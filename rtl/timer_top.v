==> flow/design.v <==
module apb_reg_cnt
(
input wire clk,
input wire rst_n,
input wire [11:0] paddr,
input wire [3:0]  pstrb,
input wire [31:0] pwdata,
input wire psel,
input wire pwrite,
input wire penable,
output reg pready,
output reg [31:0] prdata,
output wire pslverr,
input reg cnt_en,
output reg timer_en,
output reg div_en,
output reg [3:0] div_val,
output reg halt_req,
output wire [63:0] cnt_64b,
output reg int_en,
output reg int_st,
input wire dbg_mode
);
localparam TCR     = 12'h00;
localparam TDR0    = 12'h04;
localparam TDR1    = 12'h08;
localparam TCMP0   = 12'h0C;
localparam TCMP1   = 12'h10;
localparam TIER    = 12'h14;
localparam TISR    = 12'h18;
localparam THCSR   = 12'h1C;
reg wr_en, rd_en;
always @(posedge clk or negedge rst_n) begin
	if(!rst_n) begin
		wr_en <= 1'b0;
	end else begin
		wr_en <= psel & pwrite & penable & (!wr_en);
	end
end
always @(posedge clk or negedge rst_n) begin
	if(!rst_n) begin
		rd_en <= 1'b0;
	end else begin
		rd_en <= psel & (!pwrite) & penable & (!rd_en);
	end
end
wire tcr_sel;
assign tcr_sel = (paddr == TCR) && (wr_en == 1)  ;
wire timer_en_pre,timer_en_pre_pre;
wire pwdata_timer_en_check1,pwdata_timer_en_check2;
wire pwdata_timer_en_check1_reset;
wire timer_en_clr;
wire check;
always @(posedge clk or negedge rst_n) begin
	if(!rst_n) begin
		timer_en <= 1'b0;
	end else begin
		timer_en <= timer_en_pre;
	end
end
assign timer_en_pre = timer_en_clr ? 1'b0 : timer_en_pre_pre;
assign timer_en_pre_pre = (tcr_sel && (pstrb[0]==1)) ? pwdata_timer_en_check1 : timer_en;
assign pwdata_timer_en_check1 = (pwdata_timer_en_check1_reset  )? timer_en: pwdata_timer_en_check2; 
assign pwdata_timer_en_check2 = ( check )? timer_en : pwdata[0] ; 
assign pwdata_timer_en_check1_reset =  (pstrb[1] == 1)  &  ( pwdata[11:8] > 8 | ( (pwdata[11:8]<9)&&(timer_en==1) ) );
assign timer_en_clr =     ( (pstrb[1:0]== 2'b11) && (pwdata ==32'h0)   &&                                           (wr_en == 1) && (paddr == TCR))
		  	| ( (pstrb[0] == 1)      && (timer_en == 1)    && (div_en==0) && (pwdata[1:0] == 2'b00)  && (wr_en == 1) && (paddr == TCR) && (pwdata[11:8] == div_val))     
		  	| ( (pstrb[0] == 1)      && (timer_en == 1)    && (div_en==1) && (pwdata[1:0] == 2'b10)  && (wr_en == 1) && (paddr == TCR) && (pwdata[11:8] == div_val) );
assign check = ( ((pstrb[0] == 1) && (timer_en == 1) && (div_en==0) && ((pwdata[1:0] == 2'b10)|(pwdata[1:0] == 2'b11) )  )   ) | ((pstrb[0] == 1) && (timer_en == 1) && (div_en==1) && ((pwdata[1:0] == 2'b00)|(pwdata[1:0] == 2'b01) )  )  ;
wire div_en_pre;
wire pwdata_div_en_check;
always @(posedge clk or negedge rst_n) begin
	if(!rst_n) begin
		div_en <= 1'b0;
	end else begin
		div_en <= div_en_pre;
	end
end
assign div_en_pre = (tcr_sel && (pstrb[0]==1) && (timer_en == 0))  ? pwdata_div_en_check : div_en;
assign pwdata_div_en_check= ((pwdata[11:8] > 8) && (pstrb[1]==1) ) ? div_en : pwdata[1];
wire [3:0] div_val_pre;
wire [3:0] pwdata_div_val_check;
always @(posedge clk or negedge rst_n) begin
	if(!rst_n) begin
		div_val <= 4'b0001;
	end else begin
		div_val <= div_val_pre;
	end
end
assign div_val_pre =  (tcr_sel && (pstrb[1]==1) && (timer_en==0)) ? pwdata_div_val_check  : div_val;
assign pwdata_div_val_check= (pwdata[11:8] < 9) ? pwdata[11:8] : div_val;
reg [31:0] tdr0, tdr1;
wire [31:0] tdr0_pre , tdr1_pre;
wire tdr0_sel, tdr1_sel;
always @(posedge clk or negedge rst_n) begin
	if(!rst_n) begin
		tdr0 <= 32'b0;
		tdr1 <= 32'b0;
	end else if( (timer_en==1) && (timer_en_pre==0)) begin
		tdr0 <= 32'b0;
		tdr1 <= 32'b0;
	end else begin
		tdr0 <= tdr0_pre;
		tdr1 <= tdr1_pre;
	end
end
    assign tdr0_sel =  (paddr == 12'h4) && wr_en;
    assign tdr0_pre[7:0] = (tdr0_sel && pstrb[0]) ? pwdata[7:0] : cnt_64b[7:0]; 
    assign tdr0_pre[15:8] = (tdr0_sel && pstrb[1]) ? pwdata[15:8] : cnt_64b[15:8]; 
    assign tdr0_pre[23:16] = (tdr0_sel && pstrb[2]) ? pwdata[23:16] : cnt_64b[23:16]; 
    assign tdr0_pre[31:24] = (tdr0_sel && pstrb[3]) ? pwdata[31:24] : cnt_64b[31:24]; 
    assign tdr1_sel =  (paddr == 12'h8) && wr_en;
   assign tdr1_pre[7:0] = (tdr1_sel && pstrb[0]) ? pwdata[7:0] : cnt_64b[39:32]; 
    assign tdr1_pre[15:8] = (tdr1_sel && pstrb[1]) ? pwdata[15:8] : cnt_64b[47:40]; 
    assign tdr1_pre[23:16] = (tdr1_sel && pstrb[2]) ? pwdata[23:16] : cnt_64b[55:48]; 
    assign tdr1_pre[31:24] = (tdr1_sel && pstrb[3]) ? pwdata[31:24] : cnt_64b[63:56]; 
assign cnt_64b = cnt_en ?  ( {tdr1,tdr0} + 1 ) : {tdr1,tdr0};
reg [31:0] tcmp0, tcmp1;
wire [31:0] tcmp0_pre , tcmp1_pre;
wire tcmp0_sel, tcmp1_sel;
reg [63:0] cmp_64b;
always @(posedge clk or negedge rst_n) begin
	if(!rst_n) begin
		tcmp0 <= 32'hffff_ffff;
	end else begin
		tcmp0 <= tcmp0_pre;
	end
end
assign tcmp0_sel = (paddr == TCMP0) && (wr_en == 1) ;
assign tcmp0_pre[7:0]   = (tcmp0_sel && (pstrb[0]==1)) ? pwdata[7:0] : tcmp0[7:0];
assign tcmp0_pre[15:8]  = (tcmp0_sel && (pstrb[1]==1)) ? pwdata[15:8] : tcmp0[15:8];
assign tcmp0_pre[23:16] = (tcmp0_sel && (pstrb[2]==1)) ? pwdata[23:16] : tcmp0[23:16];
assign tcmp0_pre[31:24] = (tcmp0_sel && (pstrb[3]==1)) ? pwdata[31:24] : tcmp0[31:24];
always @(posedge clk or negedge rst_n) begin
	if(!rst_n) begin
		tcmp1 <= 32'hffff_ffff;
	end else begin
		tcmp1 <= tcmp1_pre;
	end
end
assign tcmp1_sel = (paddr == TCMP1) && (wr_en == 1) ;
assign tcmp1_pre[7:0]   = (tcmp1_sel && (pstrb[0]==1)) ? pwdata[7:0] : tcmp1[7:0];
assign tcmp1_pre[15:8]  = (tcmp1_sel && (pstrb[1]==1)) ? pwdata[15:8] : tcmp1[15:8];
assign tcmp1_pre[23:16] = (tcmp1_sel && (pstrb[2]==1)) ? pwdata[23:16] : tcmp1[23:16];
assign tcmp1_pre[31:24] = (tcmp1_sel && (pstrb[3]==1)) ? pwdata[31:24] : tcmp1[31:24];
always @(*) begin
	cmp_64b = { tcmp1,tcmp0 };
end
wire int_en_pre;
wire int_en_sel;
always @(posedge clk or negedge rst_n) begin
	if(!rst_n) begin
		int_en <= 1'b0;
	end else begin
		int_en <= int_en_pre;
	end
end
assign int_en_sel = (paddr == TIER) && (wr_en == 1) && (pstrb[0] == 1'b1);
assign int_en_pre = int_en_sel ? pwdata[0] : int_en;
wire int_st_pre;
wire int_st_clr;
wire int_st_back;
always @(posedge clk or negedge rst_n) begin
	if(!rst_n) begin
		int_st <= 1'b0;
	end else begin
		int_st <= int_st_pre;
	end
end
assign int_st_clr = (paddr == TISR) && (wr_en == 1) && (pstrb[0] == 1'b1) && (pwdata[0] == 1);
assign int_st_pre = int_st_clr ? 1'b0 : int_st_back;
assign int_st_back = (cnt_64b == cmp_64b) ? 1'b1 : int_st;
reg halt_ack;
wire  halt_req_pre , halt_ack_pre;
wire thcsr_sel;
always @(posedge clk or negedge rst_n) begin
	if(!rst_n) begin
		halt_req <= 1'b0;
	end else begin
		halt_req <= halt_req_pre;
	end
end
assign thcsr_sel = (paddr == THCSR) && (wr_en == 1) && (pstrb[0] == 1'b1);
assign halt_req_pre = thcsr_sel ? pwdata[0] : halt_req;
always @(posedge clk or negedge rst_n) begin
	if(!rst_n) begin
		halt_ack <= 1'b0;
	end else begin
		halt_ack <= halt_ack_pre;
	end
end
assign halt_ack_pre = dbg_mode ? halt_req : 1'b0;
wire tmp20, tmp21, tmp22, tmp23;
assign pslverr = (tmp20 == 1) && (tcr_sel==1); 
assign tmp20 = tmp21 | tmp22 | tmp23;
assign tmp21 = (timer_en == 1) && (pstrb[1] == 1'b1) && ( pwdata[11:8] != div_val );
assign tmp22 = (timer_en == 1) && (pstrb[0] == 1'b1) && ( pwdata[1] != div_en );
assign tmp23 = (pwdata[11:8] > 4'h8) && (pstrb[1] == 1'b1);
always @(*) begin
	pready = wr_en | rd_en;
end
always @(*) begin
	case(rd_en)
		0: prdata = 32'h0;
		1: case(paddr)
			  TCR   : prdata = {20'b0, div_val, 6'b0, div_en, timer_en};
			  TDR0  : prdata = cnt_64b[31:0];
			  TDR1  : prdata = cnt_64b[63:32];
			  TCMP0 : prdata = cmp_64b[31:0];
			  TCMP1 : prdata = cmp_64b[63:32];
			  TIER  : prdata = {31'b0, int_en};
			  TISR  : prdata = {31'b0, int_st};
			  THCSR : prdata = {30'b0, halt_ack, halt_req};
			  default    : prdata = 32'h0000_0000;
		  endcase
	endcase
end
endmodule
module cnt_ctrl
(
input wire clk,
input wire rst_n,
input wire halt_req,
input wire timer_en,
input wire div_en,
input wire [3:0] div_val,
input wire dbg_mode,
output wire cnt_en
);
reg [7:0] int_cnt;
wire [7:0] int_cnt_pre;
wire int_cnt_rst;
reg [7:0] max_val;
wire [7:0] tmp0;
wire [7:0] tmp1;
wire tmp3;
wire pulse;
assign int_cnt_pre = (halt_req & dbg_mode) ? int_cnt : tmp0;
assign tmp0 = int_cnt_rst ? 8'b0 : tmp1;
assign tmp1 = (timer_en && div_en && (div_val !=0)) ? (int_cnt + 1'b1) : int_cnt; 
always @(posedge clk or negedge rst_n) begin
	  if(!rst_n) begin
		int_cnt <= 8'b0;
	  end else begin
		int_cnt <= int_cnt_pre;
	end
end
assign int_cnt_rst = (!div_en) | (!timer_en) | pulse;
always @(*) begin
	max_val = (8'b1 << div_val) - 8'b1;  
end
assign cnt_en = (halt_req & dbg_mode ) ? 1'b0: tmp3;
assign tmp3 = (timer_en && div_en && (div_val == 4'h0) )  | (timer_en && (div_en == 1'b0) ) | ( (timer_en && div_en && ( div_val != 0)) & pulse ) ;
assign pulse = (int_cnt == max_val);
endmodule
module interrupt 
(
input wire int_en,
input wire int_st,
output wire interrupt
);
assign interrupt = int_en & int_st;
endmodule
module timer_top (
input wire sys_clk,
input wire sys_rst_n,
input wire dbg_mode,
input wire [11:0] tim_paddr,
input wire tim_psel,
input wire tim_penable,
input wire tim_pwrite,
input wire [31:0] tim_pwdata,
input wire [3:0] tim_pstrb,
output wire [31:0] tim_prdata,
output wire tim_pready,
output wire tim_pslverr,
output wire tim_int
);
wire [63:0] cnt_64b;
wire timer_en;
wire div_en;
wire [3:0] div_val;
wire halt_req;
wire cnt_en;
wire int_en;
wire int_st;
apb_reg_cnt u_apb_reg_cnt(
	.clk(sys_clk), 
	.rst_n(sys_rst_n),
	.paddr(tim_paddr),
	.pstrb(tim_pstrb),
	.pwdata(tim_pwdata),
	.psel(tim_psel),
	.pwrite(tim_pwrite),
	.penable(tim_penable),
	.pready(tim_pready),
	.prdata(tim_prdata),
	.pslverr(tim_pslverr),
	.cnt_en(cnt_en),
	.timer_en(timer_en),
	.div_en(div_en),
	.div_val(div_val),
	.halt_req(halt_req),
	.cnt_64b(cnt_64b),
	.int_en(int_en),
	.int_st(int_st),
	.dbg_mode(dbg_mode)
);
cnt_ctrl u_cnt_ctrl(
	.clk(sys_clk),
	.rst_n(sys_rst_n),
	.timer_en(timer_en),
	.div_en(div_en),
	.div_val(div_val),
	.dbg_mode(dbg_mode),
	.halt_req(halt_req),
	.cnt_en(cnt_en)
);
interrupt u_interrupt(
      .int_en(int_en),
      .int_st(int_st),
      .interrupt(tim_int)
);
endmodule
# ---- From RTL to reports: timer_top
# The steps from the RTL of timer_top to its reports follow in flow order.
# Lines are those of the file above, counted from 1.
# Library cell names are shortened.
# The mark -- stands for no value.
dict set report inputs {
  top_module {timer_top}
  clk_port {sys_clk}
  lib {sky130hd}
  corner {tt_025C_1v80}
}

# ---- Word level
# Yosys after proc, flatten, opt, wreduce and memory -nomap, before mapping. Memory bits, and registers merged into a memory's read port (data or address), are not among the register bits. Print and check cells are not counted.
dict set report bits {
  reg_bits 148
  in_bits 54
  elab_cells 170
}
dict set report op_classes {
  addsub 3
  compare 3
  n_eq 16
  shifts 1
  muxes 23
  bitwise 29
  n_reduce_logical 75
}
# op count
set op_table {}
lappend op_table {{32-bit case mux with 8-bit select} 1}
lappend op_table {{8-bit 2-to-1 mux} 10}
lappend op_table {{64-bit by 1-bit adder with 64-bit output with constant B} 1}
lappend op_table {{64-bit equality test} 1}
lappend op_table {{32-bit case mux with 2-bit select} 1}
lappend op_table {{64-bit 2-to-1 mux} 1}
lappend op_table {{32-bit 2-to-1 mux} 2}
lappend op_table {{1-bit logical AND} 60}
lappend op_table {{12-bit by 5-bit equality test with 1-bit output with constant B} 4}
lappend op_table {{32-bit zero test} 1}
lappend op_table {{12-bit by 4-bit equality test with 1-bit output with constant B} 2}
lappend op_table {{1-bit OR} 13}
lappend op_table {{12-bit by 3-bit equality test with 1-bit output with constant B} 1}
lappend op_table {{12-bit zero test} 1}
lappend op_table {{1-bit bitwise AND} 10}
lappend op_table {{1-bit by 4-bit << shifter with 8-bit output with constant A} 1}
lappend op_table {{4-bit greater-than comparator with constant B} 2}
lappend op_table {{8-bit by 1-bit adder with 8-bit output with constant B} 1}
lappend op_table {{8-bit by 1-bit subtractor with 8-bit output with constant B} 1}
lappend op_table {{8-bit equality test} 1}
lappend op_table {{1-bit 2-to-1 mux} 8}
lappend op_table {{1-bit NOT} 6}
lappend op_table {{2-bit equality test with constant B} 3}
lappend op_table {{2-bit AND reduction} 3}
lappend op_table {{1-bit zero test} 5}
lappend op_table {{2-bit nonzero test} 2}
lappend op_table {{4-bit less-than comparator with constant B} 1}
lappend op_table {{4-bit equality test} 1}
# Other operator kinds: 6; their cells: 6.

# ---- Longest topological paths
# Depth = most cells in a row (Yosys ltp): at word level without a register or memory, in the mapped netlist without a sequential cell, where the memories' decode and read muxes count.
dict set report logic_depth {
  ltp_word 12
  ABC_AREA 1
  mapped_depth 26
}

# ---- Mapped cells and area
# Source: synth_stat.txt of the flow (Yosys; design flattened, memories mapped). It holds for the ABC_AREA given above (unset counts as 0); a run with the other value may have another netlist.
# Totals and module areas in this step are rounded.
dict set report mapped {
  cells 1864
  yosys_area_um2 12000
  ff_cells 148
  buf_cells 63
}
# type count type_area_um2
set by_type {}
lappend by_type {nand2_1 578 2.17E+03}
lappend by_type {dfrtp_1 83 2.08E+03}
lappend by_type {dfstp_2 65 1.71E+03}
lappend by_type {inv_1 252 945.907}
lappend by_type {nor2_1 246 923.386}
lappend by_type {nand3_1 150 750.72}
lappend by_type {o21ai_0 121 605.581}
lappend by_type {xor2_1 50 437.92}
lappend by_type {a21oi_1 71 355.341}
lappend by_type {a211oi_1 32 240.23}
lappend by_type {o22ai_1 32 200.192}
lappend by_type {o31ai_1 25 187.68}
lappend by_type {nand3_2 18 180.173}
lappend by_type {clkbuf_1 39 146.39}
lappend by_type {buf_6 8 90.086}
lappend by_type {nor3_1 15 75.072}
lappend by_type {nand4_1 10 62.56}
lappend by_type {buf_2 10 50.048}
# Other cell types: 24; their cells: 59.

# ---- Path before layout
# Path of least setup slack by OpenSTA after synthesis, without wires, with an ideal clock, recovery checks aside; 20% of the period is set as input and as output delay. Where synthesis merged equal registers, the netlist keeps one of their names.
dict set report synth_timing {
  path_type {input port to output port}
  start {input port dbg_mode}
  end {output port tim_prdata[2]}
  period_ns 6.51
  input_delay_ns 1.302
  out_delay_ns 1.302
  t_first_pin_ns 1.302
  arrival_ns 2.762
  required_time_ns 5.208
  path_slack_ns 2.446
  path_delay_ns 1.460
  path_stages 10
  n_path_buf 2
  synth_period_reached_ns 4.064
}
# "path_delay_ns" = arrival - input delay + setup time.
# A path that ends at an output port has no setup time.
# "path_stages": output pins that drive a net of the path, with the launching flip-flop's if there is one; two outputs of one cell count as two.
# "synth_period_reached_ns" is the clock period less the worst setup slack; recovery checks do not enter. This is arithmetic on one report: input and output delays are still those of the set period (20% each).
# Between the ends stands the longest chain of elaborated cells between them, by number of cells; it is not shown to be the way that was timed. Of several equally long chains one is given.
# A line is the first line of the expression or statement that the cell stems from. Yosys adds cells for indexed reads and writes and turns some case tables into memories.
dict set report synth_between {
  path_cell_list {nand2_1 > inv_1 > nor2_1 > buf_2 > buf_1 > nand3_1 > nand2_1 > nor2_1 > o31ai_1 > inv_1}
  elab_chain_len 5
  cells_between 5
  classes_between {mux: 4; logic: 1}
}
# item line
set synth_rtl {}
lappend synth_rtl {{start, declared} 267} ;# input wire dbg_mode,
lappend synth_rtl {{1-bit bitwise AND} 252} ;# assign cnt_en = (halt_req & dbg_mode ) ? 1'b0: tmp3;
lappend synth_rtl {{1-bit 2-to-1 mux} 252}
lappend synth_rtl {{64-bit 2-to-1 mux} 117} ;# assign cnt_64b = cnt_en ?  ( {tdr1,tdr0} + 1 ) : {tdr1,tdr0};
lappend synth_rtl {{32-bit case mux with 8-bit select} 205} ;# 1: case(paddr)
lappend synth_rtl {{32-bit case mux with 2-bit select} 203} ;# case(rd_en)
lappend synth_rtl {{end, declared} 274} ;# output wire [31:0] tim_prdata,
# Nets of the timed path that keep an RTL name, with a line that drives or declares them; the list need not be complete.
# net line
set synth_nets {}
lappend synth_nets {u_apb_reg_cnt.halt_ack_pre 192} ;# assign halt_ack_pre = dbg_mode ? halt_req : 1'b0;

# ---- Timing after layout
# From the final timing report of run A: the path of least setup slack in the routed layout; clock arrival at registers is part of the times.
dict set report layout_timing {
  path_type {flip-flop to output port}
  start {register u_apb_reg_cnt.div_val[2]}
  end {output port tim_prdata[19]}
  period_ns 3.86
  out_delay_ns 0.77
  t_first_pin_ns 0.46
  arrival_ns 3.28
  required_time_ns 3.09
  path_slack_ns -0.19
  path_stages 22
  n_path_buf 5
}
# Between the ends stands the longest chain of elaborated cells between them, by number of cells; it is not shown to be the way that was timed. Of several equally long chains one is given.
dict set report layout_between {
  path_cell_list {dfrtp_2 > nor2_8 > nand3_4 > ha_4 > inv_2 > nand2_1 > nand2_1 > nor2_1 > nand3_1 > nor2_1 > nand3_2 > nand2_8 > buf_6 > buf_8 > buf_12 > buf_6 > nand3_4 > nand2_2 > nor2_1 > o31ai_1 > inv_1 > buf_2}
  elab_chain_len 9
  cells_between 14
  classes_between {add/sub: 1; eq/ne: 1; shift: 1; mux: 4; logic: 3; reduce/logical: 4}
}
# item line
set layout_rtl {}
lappend layout_rtl {{start, declared} 17} ;# output reg [3:0] div_val,
lappend layout_rtl {{start, assigned} 85} ;# div_val <= 4'b0001;
lappend layout_rtl {{start, assigned} 87} ;# div_val <= div_val_pre;
lappend layout_rtl {{1-bit by 4-bit << shifter with 8-bit output} 250} ;# max_val = (8'b1 << div_val) - 8'b1;
lappend layout_rtl {{8-bit by 1-bit subtractor with 8-bit output} 250}
lappend layout_rtl {{8-bit equality test} 254} ;# assign pulse = (int_cnt == max_val);
lappend layout_rtl {{1-bit bitwise AND} 253} ;# assign tmp3 = (timer_en && div_en && (div_val == 4'h0) )  | (timer_en && (div_en == 1'b0) ) | ( (timer_en && d ...
lappend layout_rtl {{1-bit OR} 253}
lappend layout_rtl {{1-bit 2-to-1 mux} 252} ;# assign cnt_en = (halt_req & dbg_mode ) ? 1'b0: tmp3;
lappend layout_rtl {{64-bit 2-to-1 mux} 117} ;# assign cnt_64b = cnt_en ?  ( {tdr1,tdr0} + 1 ) : {tdr1,tdr0};
lappend layout_rtl {{32-bit case mux with 8-bit select} 205} ;# 1: case(paddr)
lappend layout_rtl {{32-bit case mux with 2-bit select} 203} ;# case(rd_en)
lappend layout_rtl {{end, declared} 274} ;# output wire [31:0] tim_prdata,

# Top module timer_top; platform sky130hd; tools Yosys and OpenROAD; 2 stored runs in no particular order. Input and output delays are each 20% of the period that was set; the output load is 0.01 pF.
# "achievedPeriod_ns": clock period set for the run, less the worst setup slack. It is reckoned from that one timing run; input and output delays stay at 20% of the period that was set.
# "worst_path_time_ns" is the time allowed to the run's worst setup path (the clock period less input and output delay, where it has them) less its slack. Clock arrival times count: a late capture clock shortens it, a late launch clock lengthens it.
# "power_total_mw": no workload was simulated; the value follows from the tool's default switching activity.
# Measured values are rounded.
run="run A" settings period_ns=3.86 CORE_UTILIZATION=37 CORE_ASPECT_RATIO=1.2 TNS_END_PERCENT=15 ABC_AREA=1 CTS_CLUSTER_DIAMETER=227 CAP_MARGIN=5 CORE_MARGIN=2 SLEW_MARGIN=20
run="run A" results worst_setup_slack_ns=-0.19 post_route_stdcell_area_um2=16000 fin_tns_ns=-2.8 utilization_pct=50 worst_path_time_ns=3.28 worst_path_kind="flip-flop to output port" synthArea_um2=12000 power_total_mw=3.5 die_footprint_um2=33000 achievedPeriod_ns=4.049
run="run B" settings period_ns=2.88 CORE_UTILIZATION=51 PLACE_DENSITY_LB_ADDON=0.26 CORE_ASPECT_RATIO=1.63 CORE_MARGIN=4 CELL_PAD_IN_SITES_DETAIL_PLACEMENT=1 ABC_AREA=0 GPL_ROUTABILITY_DRIVEN=0 CTS_CLUSTER_DIAMETER=103 MIN_ROUTING_LAYER="met2" CAP_MARGIN=20 SLEW_MARGIN=20
run="run B" outcome="stopped before the end: placement reported DPL-0033"
